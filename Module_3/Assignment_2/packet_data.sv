==> flow/design.v <==
`timescale 1ns / 1ps
module packet_data #(
    parameter Data_width = 8,
    parameter Depth = 64)(
      input                         clk,
      input                         rst,
      input           [Data_width-1   :0]   s_axis_tdata,
      input                         s_axis_tvalid,
      input                         s_axis_tlast,
      output    logic               s_axis_tready,
      input            [Data_width+Data_width-1 :0] packet_config,
      output    logic  [Data_width-1   :0]  m_axis_tdata,
      output    logic               m_axis_tvalid,
      output    logic               m_axis_tlast,
      input                         m_axis_tready,
      output    logic                full,
      output    logic                empty
    );
  reg [Data_width-1:0] mem_1 [Depth-1:0];
  reg [Data_width-1:0] mem_2 [Depth-1:0];
  reg mem_3 [Depth-1:0];
  reg [Data_width-1:0] k,len,wr_ptr,rd_ptr,wr_ptr2;
  assign {k,len} = packet_config;
  assign full = wr_ptr==Depth?1:0;
  assign empty = wr_ptr==0?1:0;
  integer i;
  initial
  begin
    for(i = 0; i < Depth; i = i + 1)
    begin
      mem_1[i] = 0;
      mem_2[i] = 0;
      mem_3[i] = 0;
    end
  end
  always@(posedge clk)
  begin
    if (rst)
    begin
      s_axis_tready <=0;
    end
    else
    begin
      s_axis_tready <=1;
    end
  end
  always @(posedge clk)
  begin
    if (rst)
    begin
      wr_ptr <= 0;
    end
    else
    begin
      if (s_axis_tvalid && s_axis_tready&&~full)
      begin
        mem_1[wr_ptr] <= s_axis_tdata;
        mem_3[wr_ptr] <= s_axis_tlast;
        if (wr_ptr>len-1-k)
        begin
          mem_2[wr_ptr2]<=s_axis_tdata;
          wr_ptr2<=wr_ptr2+1;
        end
        else
        begin
          wr_ptr2<=0;
        end
        wr_ptr <= wr_ptr + 1;
        if (s_axis_tlast)
        begin
          wr_ptr <= 0;
        end
      end
    end
  end
  always@(posedge clk)
  begin
    if (rst)
    begin
      rd_ptr<=0;
      m_axis_tdata<=0;
      m_axis_tlast<=0;
      m_axis_tvalid<=0;
    end
    else
    begin
      if (m_axis_tready&&~empty )
      begin
        m_axis_tvalid<=1;
        m_axis_tdata<=mem_1[rd_ptr]+mem_2[rd_ptr];
        m_axis_tlast<=mem_3[rd_ptr];
        rd_ptr<=rd_ptr+1; 
        if (rd_ptr==len-1)begin
               rd_ptr<=0;
        end     
      end 
      else begin
        m_axis_tvalid<=0;
        m_axis_tdata<=0;
        end
    end
  end
 endmodule
Step by step through the tools: packet_data --
Tool output for the design above, in the order of the flow. Lines are those of the file above, counted from 1. The mark -- stands for no value.
Inputs: top packet_data, clock clk, standard-cell library sky130hd, timing corner tt_025C_1v80

Word level --
Yosys after proc, flatten, opt, wreduce and memory -nomap, before mapping. Print and check cells are not counted. Memory sizes are those after Yosys's memory passes, which may raise the word count (mostly to a power of two), join words into wider ones and drop unused or constant bits.
Word-level totals: bits of input ports 29, memory cells 3, RAM bits 1088, flip-flop bits (word level) 34, word-level cells 55, clocked read ports x word width 17
Memory list:
- mem_1 | words 64, bits a word 8, read ports 1, write ports 1, RTL line 19 | reg [Data_width-1:0] mem_1 [Depth-1:0];
- mem_2 | words 64, bits a word 8, read ports 1, write ports 1, RTL line 20 | reg [Data_width-1:0] mem_2 [Depth-1:0];
- mem_3 | words 64, bits a word 1, read ports 1, write ports 1, RTL line 21 | reg mem_3 [Depth-1:0];
Operators by class: reductions and logical operators 6, bitwise gates (word level) 4, add/subtract/negate cells 6, $lt $le $gt $ge 1, equal/unequal tests 2, multiplexer cells 27
Operator list (count):
- 8-bit two-way mux | 7
- 6-bit two-way mux | 9
- 32-bit by 8-bit subtractor with 32-bit output | 1
- 8-bit by 32-bit greater-than comparator with 1-bit output | 1
- 8-bit by 32-bit == test with 1-bit output | 1
- 8-bit by 1-bit adder with 8-bit output (second input constant) | 3
- 1-bit two-way mux | 11
- 8-bit by 1-bit subtractor with 9-bit output (second input constant) | 1
- 8-bit by 7-bit == test with 1-bit output (second input constant) | 1
- 8-bit adder | 1
- 8-bit logical NOT | 1
- 1-bit inverter | 4
- 1-bit logical AND | 3
- 2-bit AND reduction | 1
- 2-bit OR reduction | 1

Logic depth --
Longest topological path by Yosys (ltp), each cell counted once; first at word level (registers and memories cut), then after technology mapping (sequential cells cut; the memories' decode and read muxes count).
Depth: depth in word-level cells 6, ABC_AREA 0, gate-level depth with buffers 21

Synthesis result --
Source: synth_stat.txt of the flow (Yosys; design flattened, memories mapped). It holds for the ABC_AREA given above (unset counts as 0); a run with the other value may have another netlist.
Cells by type (count):
- sky130_fd_sc_hd__edfxtp_1 | 1094
- sky130_fd_sc_hd__mux4_2 | 344
- sky130_fd_sc_hd__dfxtp_1 | 33
- sky130_fd_sc_hd__ha_1 | 36
- sky130_fd_sc_hd__nand4_1 | 70
- sky130_fd_sc_hd__a21oi_1 | 79
- sky130_fd_sc_hd__nor2_1 | 97
- sky130_fd_sc_hd__clkbuf_1 | 79
- sky130_fd_sc_hd__xor2_1 | 27
- sky130_fd_sc_hd__buf_2 | 38
- sky130_fd_sc_hd__xnor2_1 | 14
- sky130_fd_sc_hd__nand2_1 | 31
- sky130_fd_sc_hd__inv_1 | 28
- sky130_fd_sc_hd__nand3_1 | 17
- sky130_fd_sc_hd__mux2i_1 | 7
- sky130_fd_sc_hd__a22oi_1 | 8
- sky130_fd_sc_hd__buf_1 | 16
- sky130_fd_sc_hd__a2111oi_0 | 6
Not listed: further types 40, cells in them 116.
Mapped netlist: cell area after synthesis 45163.3 um^2, mapped cells 2140, flip-flops 1127, sequential area 33512.1 um^2

Path before layout --
Path of least setup slack by OpenSTA after synthesis, without wires, with an ideal clock, recovery checks aside; 20% of the period is set as input and as output delay. Where synthesis merged equal registers, the netlist keeps one of their names.
Timing path post-synthesis: path type in2reg, start input port packet_config[0], end memory mem_2[10][0], launch time at the first pin 1.842 ns, delay of the path 4.657 ns, stages 20, setup slack 2.711 ns, clock period 9.21 ns, buffers on the path 2, arrival 6.124 ns, synthesis period reached 6.499 ns
"delay of the path" is the arrival time less input delay plus setup time. "stages": output pins that drive a net of the path, with the launching flip-flop's if there is one; two outputs of one cell count as two. "synthesis period reached" = period - worst setup slack (recovery checks aside). The figure is calculated, with input and output delays left at 20% of the set period. Between the ends stands the longest chain of elaborated cells between them, by number of cells; it is not shown to be the way that was timed. Of several equally long chains one is given. A line is the first line of the expression or statement that the cell stems from. Yosys adds cells for indexed reads and writes and turns some case tables into memories. The path ends at the enable pin of a flip-flop; only ways to that pin are counted.
On the way, post-synthesis: cell sequence sky130_fd_sc_hd__inv_1 sky130_fd_sc_hd__ha_1 sky130_fd_sc_hd__inv_1 sky130_fd_sc_hd__ha_1 sky130_fd_sc_hd__nor2b_1 sky130_fd_sc_hd__o21ai_0 sky130_fd_sc_hd__a21boi_0 sky130_fd_sc_hd__o21ai_0 sky130_fd_sc_hd__a21oi_1 sky130_fd_sc_hd__or2_2 sky130_fd_sc_hd__clkbuf_1 sky130_fd_sc_hd__a211o_1 sky130_fd_sc_hd__ha_1 sky130_fd_sc_hd__nor4b_1 sky130_fd_sc_hd__nand3_1 sky130_fd_sc_hd__a211o_1 sky130_fd_sc_hd__nor3_2 sky130_fd_sc_hd__clkbuf_1 sky130_fd_sc_hd__nand4_1 sky130_fd_sc_hd__a21oi_1, length of the longest elaborated chain 6
RTL lines, path post-synthesis:
- from (decl) | RTL line 11 | input            [Data_width+Data_width-1 :0] packet_config,
- 8-bit by 1-bit subtractor with 9-bit output | RTL line 59 | if (wr_ptr>len-1-k)
- 32-bit by 8-bit subtractor with 32-bit output | RTL line 59
- 8-bit by 32-bit greater-than comparator with 1-bit output | RTL line 59
- 6-bit two-way mux | RTL line 59
- 6-bit two-way mux | RTL line 55 | if (s_axis_tvalid && s_axis_tready&&~full)
- 6-bit two-way mux | RTL line 49 | if (rst)
- to (decl) | RTL line 20 | reg [Data_width-1:0] mem_2 [Depth-1:0];

Timing after layout --
Path of least setup slack in the final report of run 2 (OpenROAD, finished layout, wires in). Where an end is a register, its clock arrival counts in the times.
Timing path after layout: path type in2reg, start input port packet_config[0], end memory mem_2[7][4], stages 22, clock period 6.32 ns, arrival 6.14 ns, launch time at the first pin 1.26 ns, buffers on the path 4, setup slack 0.56 ns
Between the ends stands the longest chain of elaborated cells between them, by number of cells; it is not shown to be the way that was timed. Of several equally long chains one is given. The path ends at the enable pin of a flip-flop; only ways to that pin are counted.
On the way, after layout: cell sequence sky130_fd_sc_hd__clkdlybuf4s50_1 sky130_fd_sc_hd__inv_1 sky130_fd_sc_hd__ha_1 sky130_fd_sc_hd__inv_1 sky130_fd_sc_hd__ha_1 sky130_fd_sc_hd__nor2b_1 sky130_fd_sc_hd__o21ai_0 sky130_fd_sc_hd__a21boi_0 sky130_fd_sc_hd__o21ai_0 sky130_fd_sc_hd__a21oi_1 sky130_fd_sc_hd__or2_2 sky130_fd_sc_hd__a211o_1 sky130_fd_sc_hd__ha_1 sky130_fd_sc_hd__nor4_1 sky130_fd_sc_hd__nand3_1 sky130_fd_sc_hd__a211o_1 sky130_fd_sc_hd__nor3_4 sky130_fd_sc_hd__buf_12 sky130_fd_sc_hd__buf_12 sky130_fd_sc_hd__nand4_1 sky130_fd_sc_hd__a21oi_1 sky130_fd_sc_hd__buf_4, length of the longest elaborated chain 6
RTL lines, path after layout:
- from (decl) | RTL line 11 | input            [Data_width+Data_width-1 :0] packet_config,
- 8-bit by 1-bit subtractor with 9-bit output | RTL line 59 | if (wr_ptr>len-1-k)
- 32-bit by 8-bit subtractor with 32-bit output | RTL line 59
- 8-bit by 32-bit greater-than comparator with 1-bit output | RTL line 59
- 6-bit two-way mux | RTL line 59
- 6-bit two-way mux | RTL line 55 | if (s_axis_tvalid && s_axis_tready&&~full)
- 6-bit two-way mux | RTL line 49 | if (rst)
- to (decl) | RTL line 20 | reg [Data_width-1:0] mem_2 [Depth-1:0];

Below are 2 stored runs of the flow (Yosys, OpenROAD; platform sky130hd) on packet_data, each with its settings and what was measured, unordered. Constraints: input delay and output delay 20% of the set period each, output load 0.01 pF.
"achieved clock period" means the clock period less the worst setup slack. The figure is calculated, with input and output delays left at 20% of the set period.
"worst setup path time": the worst setup path's part of the clock period (all of it between registers, 20% less for each end at a port) less its slack. A launch clock that arrives late makes it longer, a capture clock that arrives late makes it shorter.
"power" is the tool's figure for a default switching activity; nothing was simulated.
[run 1] settings: period_ns=5.96, CORE_UTILIZATION=56, PLACE_DENSITY_LB_ADDON=0.25, CORE_ASPECT_RATIO=1.45, CORE_MARGIN=7, CELL_PAD_IN_SITES_DETAIL_PLACEMENT=2, GPL_ROUTABILITY_DRIVEN=0, CAP_MARGIN=40, MIN_ROUTING_LAYER=met2, MAX_ROUTING_LAYER=met5, SLEW_MARGIN=20
[run 1] result: did not finish, clock tree synthesis stopped with DPL-0033
[run 2] settings: period_ns=6.32, CORE_UTILIZATION=68, CAP_MARGIN=20, CORE_MARGIN=2, SLEW_MARGIN=20
[run 2] result: chip area after synthesis (Yosys) 45163.3 um^2, die area 68494.7 um^2, standard-cell area of the final layout 50667.3 um^2, utilization 77.1%, worst setup slack after layout 0.559 ns, total negative slack 0.000 ns, worst hold slack 0.464 ns, power 15187 uW, achieved clock period 5.761 ns, worst setup path time 4.50 ns, worst setup path kind in2reg
