==> flow/design.v <==
`timescale 1ns / 1ps
 module fsm_1 (
    input   wire          clk,
    input   wire          areset,
    input   wire [15:0]   s_axis_tdata,
    input   wire          s_axis_tvalid,
    output  reg          s_axis_tready,
    input   wire          s_axis_tlast,
    input   wire [7:0]    s_axis_tkeep,
    output  reg  [15:0]   m_axis_tdata,
    output  reg           m_axis_tvalid,
    input   wire          m_axis_tready,
    output  reg           m_axis_tlast,
    output  reg [7:0]    m_axis_tkeep
);
parameter DATA_WIDTH = 16;
localparam STATE_Initial = 3'd0,
           STATE_1       = 3'd1,
           STATE_2       = 3'd2,
           STATE_3       = 3'd3,
           STATE_4       = 3'd4;
reg [3:0] CurrentState, NextState;
reg [15:0] mem, mem_s;
reg [15:0]mem_1,mem_2,mem_3;
reg [7:0]  t_keep_out=0,t_keep_out_reg=0;
reg m_axis_tlast_reg;
always @(posedge clk or posedge areset) begin
    if (areset) begin
        CurrentState <= STATE_Initial;
    end else begin
        CurrentState <= NextState;
    end
end
always @* begin
    NextState = CurrentState;
    case (CurrentState)
        STATE_Initial: begin
            if (s_axis_tvalid) begin
            case(s_axis_tkeep)
             0:NextState = STATE_Initial;
             4:NextState = STATE_1;
             8:NextState = STATE_1;
             12:NextState = STATE_1;
             16:NextState = STATE_2;
            endcase
            end
        end
        STATE_1: begin
            if ((m_axis_tready == 1'b1) | (s_axis_tvalid && s_axis_tready)) begin
              case(s_axis_tkeep)
             0:NextState = STATE_Initial;
             4:NextState = STATE_1;
             8:NextState = STATE_1;
             12:NextState = STATE_1;
             16:NextState = STATE_3;
            endcase
            end
        end
        STATE_2: begin
            if (m_axis_tready) begin
                 case(s_axis_tkeep)
             0:NextState = STATE_Initial;
             4:NextState = STATE_1;
             8:NextState = STATE_1;
             12:NextState = STATE_1;
             16:NextState = STATE_Initial;
            endcase
            end       
        end  
          STATE_3: begin
            if (m_axis_tready) begin
                 case(s_axis_tkeep)
             0:NextState = STATE_Initial;
             4:NextState = STATE_1;
             8:NextState = STATE_1;
             12:NextState = STATE_4;
             16:NextState = STATE_3;
            endcase
            end       
        end   
          STATE_4: begin
            if (m_axis_tready) begin
                 case(s_axis_tkeep)
             0:NextState = STATE_4;
             4:NextState = STATE_1;
             8:NextState = STATE_1;
             12:NextState = STATE_1;
             16:NextState = STATE_3;
            endcase
            end       
        end     
    endcase
end
always @(posedge clk) begin
    if (areset) begin
        s_axis_tready <= 1'b0;
    end else begin
        case (NextState)
            STATE_1, STATE_2,STATE_3,STATE_4: begin
                s_axis_tready <= 1'b1;
            end
            default: begin
                s_axis_tready <= 1'b0;
            end
        endcase
    end
end
always @(posedge clk) begin
    if (areset) begin
        mem_s <= 16'h0;
         t_keep_out<=0;
    end else begin
        case (NextState)
            STATE_Initial: begin
                mem_s <= 0;
                t_keep_out<=0;
            end
            STATE_1: begin
                   if(s_axis_tkeep<16&& t_keep_out==16)
                   begin
                    case(s_axis_tkeep)
                    0: mem_s <= 0 ;
                    4: mem_s <= (s_axis_tdata << 12) ;
                    8: mem_s <= (s_axis_tdata << 8) ;
                    12: mem_s <= (s_axis_tdata << 4) ;
                endcase
                  t_keep_out<=s_axis_tkeep+ t_keep_out;
                end
            if(s_axis_tkeep<16&& t_keep_out>16)
                   begin
                    case(s_axis_tkeep)
                    0: mem_s <= 0 ;
                    4: mem_s <= (s_axis_tdata<<12)+(mem>>12) ;
                    8: mem_s <= (s_axis_tdata <<8)+(mem>>8)  ;
                    12: mem_s <= (s_axis_tdata<<4 )+(mem>>4)  ;
                endcase
                  t_keep_out<=s_axis_tkeep+ t_keep_out-16;
                end
          end
            STATE_2: begin
                  if(s_axis_tkeep==16)
                   begin
                  mem_s <=  s_axis_tdata  ;
                  t_keep_out<=s_axis_tkeep;
                end
            end
              STATE_3: begin
                   if(s_axis_tkeep==16&& t_keep_out>16)
                   begin
                    case(s_axis_tkeep)
                    0: mem_s <= 0 ;
                    4: mem_s <= (s_axis_tdata << 12)+(mem>>12) ;
                    8: mem_s <= (s_axis_tdata << 8)+(mem>>8) ;
                    12: mem_s <= (s_axis_tdata<<4)+(mem_2>>12)  ;
                    16:mem_s <= (s_axis_tdata<<(t_keep_out-16))+(mem>>(t_keep_out-16));
                endcase
                  t_keep_out<=s_axis_tkeep;
                  mem_1<=s_axis_tdata;
                end
                end
              STATE_4: begin
                   if(s_axis_tkeep<16&& t_keep_out==16)
                   begin
                    case(s_axis_tkeep)
                    0: mem_s <= (mem_2>>12) ;
                    4: mem_s <= (s_axis_tdata << 12)+(mem>>12) ;
                    8: mem_s <= (s_axis_tdata << 8)+(mem>>8) ;
                    12: mem_s <= (s_axis_tdata<<(s_axis_tkeep-4))+(mem_1>>(s_axis_tkeep-4)) ;
                   16:mem_s <= (s_axis_tdata<<(t_keep_out-16))+(mem>>(t_keep_out-16));
                endcase
                  t_keep_out<=s_axis_tkeep+4;
                  mem_1<=s_axis_tdata;
                  mem_2<=s_axis_tdata<<4;
                end
                end
        endcase
    end   
end
always @(posedge clk)begin
m_axis_tlast_reg  <=((NextState == STATE_2)||(NextState == STATE_4)||(NextState == STATE_1)) ? s_axis_tlast : 1'b0;
mem_3 <=mem;
t_keep_out_reg<=t_keep_out;
end
assign mem=mem_s;
assign m_axis_tdata  =m_axis_tvalid? mem_s:mem_3;
assign m_axis_tvalid =(CurrentState==STATE_4||(t_keep_out==16)) && (m_axis_tready);
assign m_axis_tlast = m_axis_tlast_reg;
assign m_axis_tkeep  = m_axis_tvalid?t_keep_out:t_keep_out_reg;
endmodule
Reports on fsm_1
The steps from the RTL of fsm_1 to its reports follow in flow order.
Line numbers count from 1 in the design file above.
Cell names lack the library's common part.
Not given: -
- top: fsm_1
- clock input: clk
- cell library: sky130hd
- timing corner: tt_025C_1v80

After elaboration
Counts by Yosys on the flattened word-level netlist (proc, flatten, opt, wreduce; memories kept). Register bits leave out memories and registers merged into their read ports (data or address). Print and check cells are left out.
- $add $sub $neg: 12
- noted equality and inequality tests: 23
- shifts and indexed selects at 4
- reductions and logical operators at 21
- bitwise operators: 2
- noted mux-type cells: 33
- noted order comparisons: 2
- operator list (kind ; count):
    case mux 16 bit (select 5 bit) ; 3
    case mux 16 bit (select 4 bit) ; 2
    two-way mux 16 bit ; 8
    left shift 16 x 32 -> 16 bit ; 2
    >> shifter 16 x 32 -> 16 bit ; 2
    two-way mux 8 bit ; 6
    case mux 8 bit (select 5 bit) ; 1
    case mux 4 bit (select 3 bit) ; 3
    adder 16 bit ; 2
    adder 16 x 4 -> 16 bit ; 2
    case mux 16 bit (select 2 bit) ; 1
    equality test 4 x 2 -> 1 bit with constant B ; 5
    case mux 4 bit (select 5 bit) ; 1
    two-way mux 4 bit ; 5
    adder 16 x 12 -> 16 bit ; 1
    adder 16 x 8 -> 16 bit ; 1
    equality test 4 x 3 -> 1 bit with constant B ; 4
    equality test 8 x 4 -> 1 bit with constant B ; 2
    equality test 8 x 5 -> 1 bit with constant B ; 2
    adder 8 bit ; 2
    case mux 4 bit (select 4 bit) ; 1
    equality test 4 x 1 -> 1 bit with constant B ; 3
    inequality test 6 x 1 -> 1 bit with constant B ; 2
    subtractor 8 x 3 -> 9 bit with constant B ; 1
    subtractor 8 x 5 -> 9 bit with constant B ; 1
    logical NOT 4 bit ; 2
    adder 8 x 3 -> 8 bit with constant B ; 1
    equality test 8 x 3 -> 1 bit with constant B ; 1
Not listed: further kinds 22, cells in them 30.
- cells after elaboration: 106
- bits in registers: 82
- output and inout port bits at 27
- noted input bits: 29

Depth
Yosys ltp: most cells in a row. Word level: on the elaborated netlist, between registers, memories and ports. Mapped: between sequential cells and ports; inverters and the memories' decode and read muxes count.
- depth in word-level cells: 8
- ABC_AREA at 1
- depth in mapped cells: 50
- noted mapped depth without buffers: 49

Netlist
Source: synth_stat.txt of the flow (Yosys; design flattened, memories mapped). It holds for the ABC_AREA given above (unset counts as 0); a run with the other value may have another netlist.
- area of sequential cells: 1727.9 sq um
- cell area after synthesis at 7687.4 sq um
- flip-flop cells: 75
- noted cells in the netlist: 1186
- noted buffer cells: 46
- cell types (type ; count ; total area (sq um)):
    nand2_1 ; 281 ; 1.05E+03
    dfxtp_1 ; 50 ; 1000.96
    o21ai_0 ; 124 ; 620.595
    edfxtp_1 ; 20 ; 600.576
    ha_1 ; 46 ; 575.552
    inv_1 ; 137 ; 514.243
    nand3_1 ; 81 ; 405.389
    a21oi_1 ; 79 ; 395.379
    nor2_1 ; 87 ; 326.563
    fa_1 ; 7 ; 140.134
    dfrtp_1 ; 4 ; 100.096
    o21ai_1 ; 20 ; 100.096
    o22ai_1 ; 16 ; 100.096
    mux2_2 ; 8 ; 90.086
    xnor2_1 ; 10 ; 87.584
    xor2_1 ; 10 ; 87.584
    clkbuf_1 ; 22 ; 82.579
    nor2_4 ; 6 ; 67.565
Other cell types: 48; their cells: 178.

Worst setup path after synthesis
Path of least setup slack by OpenSTA after synthesis, without wires, with an ideal clock, recovery checks aside; 20% of the period is set as input and as output delay. Where synthesis merged equal registers, the netlist keeps one of their names.
- kind: input port to flip-flop
- start point: input port s_axis_tkeep[2]
- end point: register mem_s[14]
- period: 9.54 ns
- noted required time: 9.470 ns
- noted library setup time: 0.070 ns
- noted input delay: 1.908 ns
- noted delay of the path: 4.781 ns
- stages on the path at 47
- data arrival time: 6.619 ns
- noted launch time at the first pin: 1.908 ns
- noted buffers on the path: 2
- slack: 2.851 ns
- period reached after synthesis at 6.689 ns
"delay of the path" is the arrival time less input delay plus setup time.
"stages on the path" counts driving pins, that of a launching flip-flop among them; a cell with two outputs on the path counts twice.
"period reached after synthesis" = period - worst setup slack (recovery checks aside). The figure is calculated, with input and output delays left at 20% of the set period.
The rows between start and end are the longest chain of elaborated cells between them; the timing report does not say that the signal goes this way. Where chains are equally long, one stands for them.
A line is the first line of the expression or statement that the cell stems from. Yosys adds cells for indexed reads and writes and turns some case tables into memories.
A register here has more assigning lines than the two given.
- cell sequence: inv_1 > ha_1 > inv_1 > nor2_2 > nand2_2 > nand2_2 > nand2_1 > nand2_1 > nand2_1 > nand2_2 > nand4_2 > nor2_8 > nand4_4 > nand2_4 > buf_4 > buf_4 > nand3_1 > o21ai_0 > (+11 left out) > nand2_1 > nand2_1 > nand2_1 > nand2_1 > a21oi_1 > o21bai_1 > nand2_1 > inv_1 > nand2_1 > nand2_1 > nand2_1 > a21oi_1 > nor2_1 > nand2_1 > nand3_1 > nand3_1 > nand2_1 > a21oi_1
- length of the longest elaborated chain: 8
- elaborated cells on any way between the ends: 49
- those cells by class: 2 x add/sub; 1 x compare; 13 x eq/ne; 2 x shift; 21 x mux; 10 x reduce/logical
- ends and longest elaborated chain, after synthesis (what ; RTL line ; source):
    from (decl) ; 9 ; input   wire [7:0]    s_axis_tkeep,
    equality test 8 x 4 -> 1 bit ; 83 ; case(s_axis_tkeep)
    OR reduction 3 bit ; - ;
    case mux 4 bit (select 3 bit) ; 83 ;
    two-way mux 4 bit ; 82 ; if (m_axis_tready) begin
    case mux 4 bit (select 5 bit) ; 36 ; case (CurrentState)
    equality test 4 x 3 -> 1 bit ; 113 ; case (NextState)
    inequality test 6 x 1 -> 1 bit ; - ;
    AND reduction 6 bit ; - ;
    to (assign) ; 123 ; 4: mem_s <= (s_axis_tdata << 12) ;
    to (assign) ; 124 ; 8: mem_s <= (s_axis_tdata << 8) ;
    to (decl) ; 23 ; reg [15:0] mem, mem_s;

Worst path after layout
From the final timing report of run 1: the path of least setup slack in the routed layout; clock arrival at registers is part of the times.
- kind: input port to flip-flop
- start point: input port s_axis_tkeep[5]
- end point: register mem_s[14]
- data arrival time: 6.40 ns
- stages on the path at 45
- slack: -0.71 ns
- noted input delay: 1.08 ns
- noted library setup time: 0.07 ns
- noted required time: 5.69 ns
- noted launch time at the first pin: 1.08 ns
- period: 5.41 ns
- noted buffers on the path: 3
The rows between start and end are the longest chain of elaborated cells between them; the timing report does not say that the signal goes this way. Where chains are equally long, one stands for them.
A register here has more assigning lines than the two given.
- cell sequence: buf_8 > nor2_4 > nand2_4 > nor2_4 > nor2_4 > nand3_2 > nand2_2 > nand2_4 > nand3_4 > nor2_4 > nand4_4 > buf_12 > buf_16 > mux2_4 > nand2_2 > o21ai_4 > mux2i_4 > o21a_1 > (+9 left out) > nand2_2 > nand2_1 > nand2_1 > nand2_2 > a21oi_2 > o21bai_1 > nand2_1 > inv_2 > nand2_2 > nand2_2 > nand2_2 > a21oi_2 > nor2_1 > nand2_1 > nand3_2 > nand3_2 > nand2_2 > a21oi_2
- length of the longest elaborated chain: 8
- elaborated cells on any way between the ends: 49
- those cells by class: 2 x add/sub; 1 x compare; 13 x eq/ne; 2 x shift; 21 x mux; 10 x reduce/logical
- ends and longest elaborated chain, after layout (what ; RTL line ; source):
    from (decl) ; 9 ; input   wire [7:0]    s_axis_tkeep,
    equality test 8 x 4 -> 1 bit ; 83 ; case(s_axis_tkeep)
    OR reduction 3 bit ; - ;
    case mux 4 bit (select 3 bit) ; 83 ;
    two-way mux 4 bit ; 82 ; if (m_axis_tready) begin
    case mux 4 bit (select 5 bit) ; 36 ; case (CurrentState)
    equality test 4 x 3 -> 1 bit ; 113 ; case (NextState)
    inequality test 6 x 1 -> 1 bit ; - ;
    AND reduction 6 bit ; - ;
    to (assign) ; 123 ; 4: mem_s <= (s_axis_tdata << 12) ;
    to (assign) ; 124 ; 8: mem_s <= (s_axis_tdata << 8) ;
    to (decl) ; 23 ; reg [15:0] mem, mem_s;

Ticket comment

Flow measurements of fsm_1 on sky130hd: 2 stored runs with different settings, listed in no order. Input and output delays are each 20% of the period that was set; the output load is 0.01 pF.
"worst setup path time" means the part of the period allowed to the worst setup path (the constraints hold back 20% at inputs and 20% at outputs) less its slack; where the path has registers, the arrival times of their clocks count too.
"power consumption": no workload was simulated; the value follows from the tool's default switching activity.

Run 1

==> flow/run.sh <==
#!/bin/bash
# the make line also repeats the synthesis and layout settings of config.mk as NAME=value (left out here)
make -C /OpenROAD-flow-scripts/flow DESIGN_CONFIG=/design/flow/config.mk WORK_HOME=/design/flow/orfs CLKGATE_MAP_FILE= finish
==> flow/config.mk <==
export PLATFORM = sky130hd
export DESIGN_NAME = fsm_1
export DESIGN_NICKNAME = fsm_1
export VERILOG_FILES = /design/flow/design.v
export SDC_FILE = /design/flow/constraint.sdc
export NUM_CORES = 4
export LEC_CHECK = 0
export ABC_AREA = 1
export CAP_MARGIN = 20
export CORE_ASPECT_RATIO = 0.84
export CORE_MARGIN = 2
export CORE_UTILIZATION = 38
export GPL_ROUTABILITY_DRIVEN = 0
export GPL_TIMING_DRIVEN = 0
export PLACE_DENSITY_LB_ADDON = 0.01
export SETUP_SLACK_MARGIN = 0.12
export SLEW_MARGIN = 20
export TNS_END_PERCENT = 35
==> flow/constraint.sdc <==
create_clock -name core_clock -period 5.41 [get_ports {clk}]
set_input_delay 1.0820 -clock core_clock [delete_from_list [all_inputs] [get_ports {clk}]]
set_output_delay 1.0820 -clock core_clock [all_outputs]
set_load 0.01 [all_outputs]

Measured in run 1:
- die outline area at 21387.3 sq um
- worst setup path time: 5.04 ns
- kind of the worst setup path: input port to flip-flop
- noted the power consumption: 0.001729 W
- chip area in the Yosys report: 7687.4 sq um
- final design utilization: 0.514
- setup slack of the critical path at -0.710 ns
- summed negative setup slack at -4.362 ns

Run 2

==> flow/run.sh <==
#!/bin/bash
# the make line also repeats the synthesis and layout settings of config.mk as NAME=value (left out here)
make -C /OpenROAD-flow-scripts/flow DESIGN_CONFIG=/design/flow/config.mk WORK_HOME=/design/flow/orfs CLKGATE_MAP_FILE= finish
==> flow/config.mk <==
export PLATFORM = sky130hd
export DESIGN_NAME = fsm_1
export DESIGN_NICKNAME = fsm_1
export VERILOG_FILES = /design/flow/design.v
export SDC_FILE = /design/flow/constraint.sdc
export NUM_CORES = 4
export LEC_CHECK = 0
export CAP_MARGIN = 20
export CELL_PAD_IN_SITES_GLOBAL_PLACEMENT = 2
export CORE_ASPECT_RATIO = 1.66
export CORE_MARGIN = 2
export CORE_UTILIZATION = 55
export CTS_CLUSTER_SIZE = 79
export PLACE_DENSITY_LB_ADDON = 0.22
export SLEW_MARGIN = 0
==> flow/constraint.sdc <==
create_clock -name core_clock -period 7.62 [get_ports {clk}]
set_input_delay 1.5240 -clock core_clock [delete_from_list [all_inputs] [get_ports {clk}]]
set_output_delay 1.5240 -clock core_clock [all_outputs]
set_load 0.01 [all_outputs]

Run 2: no results, placement failed with FLW-0024.
