==> flow/design.v <==
`timescale 1ns / 1ps
module fsm_3 #(
    parameter DW_IN  = 16,
    parameter DW_OUT = 16,
    parameter DW_USER = 8
  )
  (
    input                   clock,
    input                   reset_n,
    input  [DW_IN-1:0] config_in_tdata,
    input               config_in_tvalid,
    output reg          config_out_tready,
    input  [DW_IN-1:0] data_in_tdata,
    input  [DW_USER-1:0] data_in_tuser,
    input               data_in_tlast,
    input               data_in_tvalid,
    output reg data_in_tready,
    output reg [DW_OUT-1:0] data_out_tdata,
    output reg [DW_USER-1:0] data_out_tuser,
    output reg data_out_tlast,
    output reg data_out_tvalid,
    input  data_out_tready
  );
  enum reg [2:0] {
         CONFIG_DATA,
         RD_WR_DATA,
         MERGE,
         FILTER,
         FLUSH,
         SEND_LAST0_SAMPLE
       } state,next;
  reg [DW_IN-1:0] data_in_tdata_reg;
  reg [DW_USER-1:0] data_in_tuser_reg;
  reg                  data_in_tlast_reg;
  reg                  data_in_tvalid_reg;
  reg                  data_out_tready_reg;
   reg [ DW_IN -1:0] config_in_tdata_reg;
  reg [DW_USER-1:0] config_in_tuser_reg;
  reg                  config_in_tvalid_reg;
  reg                  config_out_tready_reg;
  reg [DW_OUT - 1:0] rem_bits,mem_1;
  reg [DW_USER - 1:0  ] rem_user=0;
   reg [DW_USER - 1:0  ] count_user=0;
    reg [DW_USER - 1:0  ] count=0;
  reg last;
  reg [DW_OUT-1:0] data_out_tdata_1d;
  reg [DW_USER-1:0] data_out_tuser_1d;
  always_ff @(posedge clock)
  begin:REGISTERING_INPUT
    if(!reset_n)
    begin
      data_in_tdata_reg  <= 'd0;
      data_in_tuser_reg  <= 'd0;
      data_in_tvalid_reg <= 'd0;
      data_in_tlast_reg  <= 'd0;
    end
    else
    begin
      if(data_in_tready==1 && data_in_tvalid==1)
      begin
        data_in_tdata_reg <= data_in_tdata;
        data_in_tuser_reg <= data_in_tuser;
        data_in_tlast_reg <= data_in_tlast;
      end
      else if(config_out_tready==1 && config_in_tvalid==1)
        begin
          config_in_tdata_reg <= config_in_tdata;
        end
      else
      begin
        config_in_tdata_reg <=config_in_tdata_reg;
        data_in_tdata_reg <= data_in_tdata_reg;
        data_in_tuser_reg <= data_in_tuser_reg;
        data_in_tlast_reg <= data_in_tlast_reg;
      end
      data_in_tvalid_reg  <= data_in_tvalid;
      data_out_tready_reg <= data_out_tready;
      config_in_tvalid_reg  <= config_in_tvalid;
      config_out_tready_reg <= config_out_tready;
    end
  end
  always_ff @(posedge clock)
  begin:NEXT_STATE_SEQ
    if(!reset_n)
    begin
      state <= CONFIG_DATA;
    end
    else
    begin
      state <= next;
    end
  end
  always_comb
  begin : NEXT_STATE_DECODER
    case(state)
       CONFIG_DATA :
      begin
        if(config_out_tready&&config_in_tvalid)
          begin
            next = RD_WR_DATA;
          end
        else
          begin
            next = CONFIG_DATA;
          end
      end
          RD_WR_DATA :
      begin
        if(data_out_tready&&data_in_tvalid)
          begin
            next = MERGE;
          end
        else
          begin
            next = RD_WR_DATA;
          end
      end
     MERGE :
      begin
        if((count_user<=(config_in_tdata-DW_OUT))&&!data_in_tlast)
          begin
            next = MERGE ;
          end
          else if((count_user>(config_in_tdata-DW_OUT))&&!data_in_tlast)
           begin
            next = FILTER;
          end
           else if((count_user==(config_in_tdata))&&data_in_tlast)
           begin
            next = SEND_LAST0_SAMPLE;
          end
        else
          begin
            next =SEND_LAST0_SAMPLE;
          end
      end
      FILTER :
      begin
        if(data_out_tready&&data_in_tvalid)
          begin
            next =FLUSH;
          end
        else
          begin
            next = FILTER;
          end
      end
       FLUSH :
      begin
        if(data_out_tready&&data_in_tvalid)
          begin
            next =MERGE;
          end
        else
          begin
            next = FILTER;
          end
      end
      SEND_LAST0_SAMPLE :
      begin
        if(data_out_tready == 1)
        begin
          next = RD_WR_DATA;
        end
        else
        begin
          next = SEND_LAST0_SAMPLE;
        end
      end
      default :
      begin
        next = RD_WR_DATA;
      end
    endcase
  end
  always_ff @(posedge clock)
  begin : STATE_DEFINITION
    case(state)
     CONFIG_DATA :
      begin
        if(config_out_tready && config_in_tvalid)
        begin
            config_in_tdata_reg <= config_in_tdata;      
        end
        else
        begin
          config_in_tdata_reg <=config_in_tdata_reg ;
        end
      end
      RD_WR_DATA :
      begin
              count_user<=count_user+data_in_tuser;  
        if(data_in_tready && data_in_tvalid)
          begin
            data_out_tdata_1d <= data_in_tdata;
           data_out_tuser_1d <= data_in_tuser;  
           last<=0; 
          end
          else
          begin
             data_out_tdata_1d <= 0;
           data_out_tuser_1d <= 0;
        last<=0;
          end
      end
      MERGE :
      begin
        if(count_user <(config_in_tdata-DW_OUT))
        begin
            data_out_tdata_1d <= data_in_tdata;
           data_out_tuser_1d <= data_in_tuser;
          count_user<=count_user+data_in_tuser; 
          last<=0;
          end
        else if(count_user >(config_in_tdata-DW_OUT))
        begin
            data_out_tdata_1d <= data_in_tdata;
           data_out_tuser_1d <=config_in_tdata-count_user ;
          count_user<=count_user+data_in_tuser; 
          last<=1;
          end
           else if(count_user ==(config_in_tdata-DW_OUT))
        begin
            data_out_tdata_1d <= data_in_tdata_reg;
           data_out_tuser_1d <=data_in_tuser ;
          count_user<=count_user+data_in_tuser; 
          last<=1;
          end
          else
          begin
             data_out_tdata_1d <= 0;
           data_out_tuser_1d <= 0;
         last<=0;   
           count_user<=0;
          end
        end
       FILTER :
      begin
          if(count_user>(config_in_tdata))
          begin
            data_out_tdata_1d <= data_in_tdata_reg>>8;
           data_out_tuser_1d <= 8;
           count_user<=8;
           last<=0;      
          end
          else
          begin
             data_out_tdata_1d <= 0;
           data_out_tuser_1d <= 0;
     count_user<=0;
        last<=0;    
          end
      end
          FLUSH :
      begin
      if(count_user <(config_in_tdata))
          begin
            data_out_tdata_1d <= data_in_tdata_reg;
           data_out_tuser_1d <= data_in_tuser;
           count_user<= count_user+data_in_tuser;
         last<=0;      
          end
          else
          begin
             data_out_tdata_1d <= 0;
           data_out_tuser_1d <= 0;
            count_user<=0;
          last<=0;    
          end
      end
      SEND_LAST0_SAMPLE :
      begin
        if(data_out_tready==1)
        begin
          data_out_tdata_1d <= data_in_tdata;
           data_out_tuser_1d <=data_in_tuser;
            count_user<= data_in_tuser;
          last<= data_in_tlast;  
        end
        else
        begin
           data_out_tdata_1d <= 0;
           data_out_tuser_1d <= 0;
           count_user<=0;
         last<=0;   
        end
      end
      default :
      begin
     data_out_tdata_1d <= 0;
           data_out_tuser_1d <= 0;
      end
    endcase
  end
  always_comb
  begin : OUTPUT_DECODER
		data_out_tdata = 'd0;
	  data_out_tuser = 'd0;
	  data_out_tvalid = 'd0;
	  data_out_tlast = 'd0;
      case(state)
        RD_WR_DATA :
        begin
              if(count_user>=0)
              begin
                data_out_tdata = data_out_tdata_1d;
                data_out_tuser = data_out_tuser_1d;
                data_out_tvalid = data_in_tvalid;
                data_out_tlast = data_in_tlast;
              end
              else
              begin
                data_out_tdata = data_out_tdata_1d;
                data_out_tuser = data_out_tuser_1d;
                data_out_tvalid = 0;
                data_out_tlast = data_in_tlast;
              end
            end
        MERGE :
        begin
          if(count_user >0&&!data_out_tlast)
          begin
            data_out_tdata =  data_out_tdata_1d;
            data_out_tuser = data_out_tuser_1d;
            data_out_tlast = last;
            data_out_tvalid = data_in_tvalid;
          end
          else
          begin
            data_out_tvalid = 0;
          end
        end
        FILTER :
        begin
          if(count_user>0)
          begin
            data_out_tdata =  data_out_tdata_1d;
            data_out_tuser = data_out_tuser_1d;
            data_out_tlast = last;
            data_out_tvalid =data_in_tvalid;
          end
          else
          begin
            data_out_tvalid = 0;
          end
        end
         FLUSH :
        begin
          if(count_user >= 0)
          begin
            data_out_tdata =  data_out_tdata_1d;
            data_out_tuser = data_out_tuser_1d;
            data_out_tlast = last;
            data_out_tvalid = data_in_tvalid;
          end
          else
          begin
            data_out_tvalid = 0;
          end
        end
        SEND_LAST0_SAMPLE :
        begin
        if(data_in_tready)
          begin
         data_out_tdata =  data_out_tdata_1d;
            data_out_tuser = data_out_tuser_1d;
            data_out_tlast = 1;
            data_out_tvalid = data_in_tvalid;
            end
        end
      endcase
  end
  always_comb
  begin
      data_in_tready = (state==RD_WR_DATA||state==FLUSH||state==FILTER || state==MERGE|| state==SEND_LAST0_SAMPLE) && (data_out_tready==1) ?  1 : 0 ;
  end
endmodule
# Reports on fsm_3
# What the tools print for fsm_3, step after step.
# Lines are those of the file above, counted from 1.
# Cell names lack the library's common part.
# A cell with -- has no value.
# setup
design,fsm_3
clock_port,clock
library,sky130hd
pvt_corner,tt_025C_1v80

# Elaborated design
# Yosys after proc, flatten, opt, wreduce and memory -nomap, before mapping. Memory bits, and registers merged into a memory's read port (data or address), are not among the register bits. Print and check cells are not counted. Equal cells are merged and count once.
# op_classes
n_addsub,3
cmp,7
equal,6
mux,51
n_reduce_logical,17
# ops
operator,n
16-bit two-way mux,9
8-bit two-way mux,14
16-bit parallel mux with 6-bit select,1
16-bit parallel mux with 4-bit select,1
8-bit parallel mux with 6-bit select,1
8-bit parallel mux with 5-bit select,1
8-bit by 32-bit greater-than comparator with 1-bit output,1
8-bit by 32-bit less-or-equal comparator with 1-bit output,1
8-bit by 32-bit less-than comparator with 1-bit output,1
8-bit by 32-bit equality test with 1-bit output,1
8-bit parallel mux with 4-bit select,1
3-bit parallel mux with 6-bit select,1
16-bit by 5-bit subtractor with 17-bit output with constant B,1
8-bit by 16-bit greater-than comparator with 1-bit output,1
8-bit by 16-bit less-than comparator with 1-bit output,1
1-bit two-way mux,13
3-bit two-way mux,4
8-bit by 1-bit greater-or-equal comparator with 1-bit output with constant B,1
8-bit by 1-bit greater-than comparator with 1-bit output with constant B,1
8-bit adder,1
8-bit subtractor,1
1-bit logical AND,6
3-bit by 2-bit equality test with 1-bit output with constant B,2
3-bit equality test with constant B,2
1-bit parallel mux with 3-bit select,2
5-bit nonzero test,1
1-bit logical OR,4
2-bit OR reduction,2
# Other operator kinds: 8; their cells: 8.
# bits
reg_bits,52
out_inout_bits,28

# Depth
# Yosys ltp: most cells in a row. Word level: on the elaborated netlist, between registers, memories and ports. Mapped: between sequential cells and ports; inverters and the memories' decode and read muxes count.
# depth
word_depth,10
abc_area,1
mapped_depth,16

# After synthesis
# Source: synth_stat.txt of the flow (Yosys; design flattened, memories mapped). It holds for the ABC_AREA given above (unset counts as 0); a run with the other value may have another netlist.
# The area totals of this step are shown rounded.
# by_type
cell,n
edfxtp_1,33
nand2_1,137
dfxtp_1,22
ha_1,27
inv_1,78
nor2_1,77
o21ai_0,24
nand3_1,23
a21oi_1,16
nand4_1,9
xor2_1,6
fa_1,2
xnor2_1,4
nor2_2,4
o211ai_1,3
o21bai_1,3
buf_2,4
nand3_2,2
# Not listed: further types 23, cells in them 30.
# synth_totals
cells,504
yosys_area_um2,3700
sequential_area_um2,1430
ff_cells,55
buf_cells,10

# Worst setup path after synthesis
# OpenSTA on the mapped netlist: ideal clock, no wires. The path of least setup slack (recovery checks aside). Input and output delay are each 20% of the period. Register names are those of the netlist, which keeps one name where synthesis merged equal registers.
# synth_timing
path_kind,input -> register
start,input config_in_tdata[4]
end,register data_out_tdata_1d[5]
clock_period_ns,3.21
input_delay_ns,0.642
setup_time_ns,0.259
t_first_pin_ns,0.642
t_arrival_ns,2.210
setup_slack_ns,0.741
path_delay_ns,1.827
path_stages,14
period_less_setup_slack_ns,2.469
# "path_delay_ns" is the arrival time less input delay plus setup time.
# "path_stages": output pins that drive a net of the path, with the launching flip-flop's if there is one; two outputs of one cell count as two.
# "period_less_setup_slack_ns" = period - worst setup slack (recovery checks aside). The figure is calculated, with input and output delays left at 20% of the set period.
# Between the ends stands the longest chain of elaborated cells between them, by number of cells; it is not shown to be the way that was timed. Of several equally long chains one is given.
# Each line given opens the expression or statement behind the cell; cells for indexed reads and writes are added by Yosys, which also makes memories of some case tables.
# A register here has more assigning lines than the two given.
# synth_via
cell_sequence,inv_1 ha_1 xnor2_1 ha_1 nand2_1 nor2_1 nand2_1 a21oi_2 nand4_1 nand2_1 nand2_2 buf_6 nand2_1 nand3_1
elab_chain_cells,6
cone_cells,12
cone_classes,1 x add/sub; 4 x compare; 1 x eq/ne; 6 x mux
# synth_rtl
element,line,text
start: declaration,10,"input  [DW_IN-1:0] config_in_tdata,"
16-bit by 5-bit subtractor with 17-bit output,222,else if(count_user ==(config_in_tdata-DW_OUT))
8-bit by 32-bit equality test with 1-bit output,222,
16-bit two-way mux,222,
16-bit two-way mux,215,else if(count_user >(config_in_tdata-DW_OUT))
16-bit two-way mux,208,if(count_user <(config_in_tdata-DW_OUT))
16-bit parallel mux with 6-bit select,178,case(state)
end: assignment,195,data_out_tdata_1d <= data_in_tdata;
end: assignment,210,data_out_tdata_1d <= data_in_tdata;
end: declaration,46,reg [DW_OUT-1:0] data_out_tdata_1d;

# Worst path after layout
# Path of least setup slack in the final report of run B (OpenROAD, finished layout, wires in). Where an end is a register, its clock arrival counts in the times.
# layout_timing
path_kind,register -> output
start,register count_user[3]
end,output data_out_tdata[0]
clock_period_ns,3.48
output_delay_ns,0.70
t_first_pin_ns,0.30
t_arrival_ns,2.60
setup_slack_ns,0.18
path_stages,9
# Between the ends stands the longest chain of elaborated cells between them, by number of cells; it is not shown to be the way that was timed. Of several equally long chains one is given.
# A register here has more assigning lines than the two given.
# layout_via
cell_sequence,edfxtp_1 nor4_1 nand4_1 o21ai_0 nand2_1 nor2_2 buf_12 nor2_1 clkdlybuf4s50_1
elab_chain_cells,3
cone_cells,5
cone_classes,2 x compare; 3 x mux
# layout_rtl
element,line,text
start: declaration,43,reg [DW_USER - 1:0  ] count_user=0;
start: assignment,192,count_user<=count_user+data_in_tuser;
start: assignment,212,count_user<=count_user+data_in_tuser;
8-bit by 1-bit greater-or-equal comparator with 1-bit output,349,if(count_user >= 0)
16-bit two-way mux,349,
16-bit parallel mux with 4-bit select,301,case(state)
end: declaration,18,"output reg [DW_OUT-1:0] data_out_tdata,"

# Top module fsm_3; platform sky130hd; tools Yosys and OpenROAD; 2 stored runs in no particular order. Input and output delays are each 20% of the period that was set; the output load is 0.01 pF.
# "timing.achieved_period_ns": clock period set for the run, less the worst setup slack. It is reckoned from that one timing run; input and output delays stay at 20% of the period that was set.
# By "worst_setup_path_time_ns" is meant the share of the clock period that the worst setup path is allowed (20% is reserved at inputs, 20% at outputs), minus its slack. Clock arrival times at its registers enter into it.
# "totalPower_w" is the tool's figure for a default switching activity; nothing was simulated.
# The measured numbers are rounded.
# Among the settings, . means not set for that run.
# Results: . = not shown.
run name,period_ns,CORE_UTILIZATION,SETUP_SLACK_MARGIN,PLACE_DENSITY_LB_ADDON,CORE_MARGIN,CELL_PAD_IN_SITES_DETAIL_PLACEMENT,ABC_AREA,GPL_ROUTABILITY_DRIVEN,CTS_CLUSTER_SIZE,CTS_CLUSTER_DIAMETER,SLEW_MARGIN,MAX_ROUTING_LAYER,CAP_MARGIN,MIN_ROUTING_LAYER,finish.stdcell_area_um2,worst_setup_slack_ns,timing.achieved_period_ns,yosys_chip_area_um2,worst_setup_path_time_ns,worst_path_kind,totalPower_w,design.die.area_um2
run A,2.72,59,-0.15,0.08,2,2,1,1,71,292,5,met5,20,.,.,.,.,.,.,.,.,.
run B,3.48,17,-0.1,0.25,10,.,1,.,.,.,20,.,5,met1,4910,0.183,3.297,3700,2.60,register -> output,0.0014,28000
# Run A: did not finish, placement stopped with DPL-0033
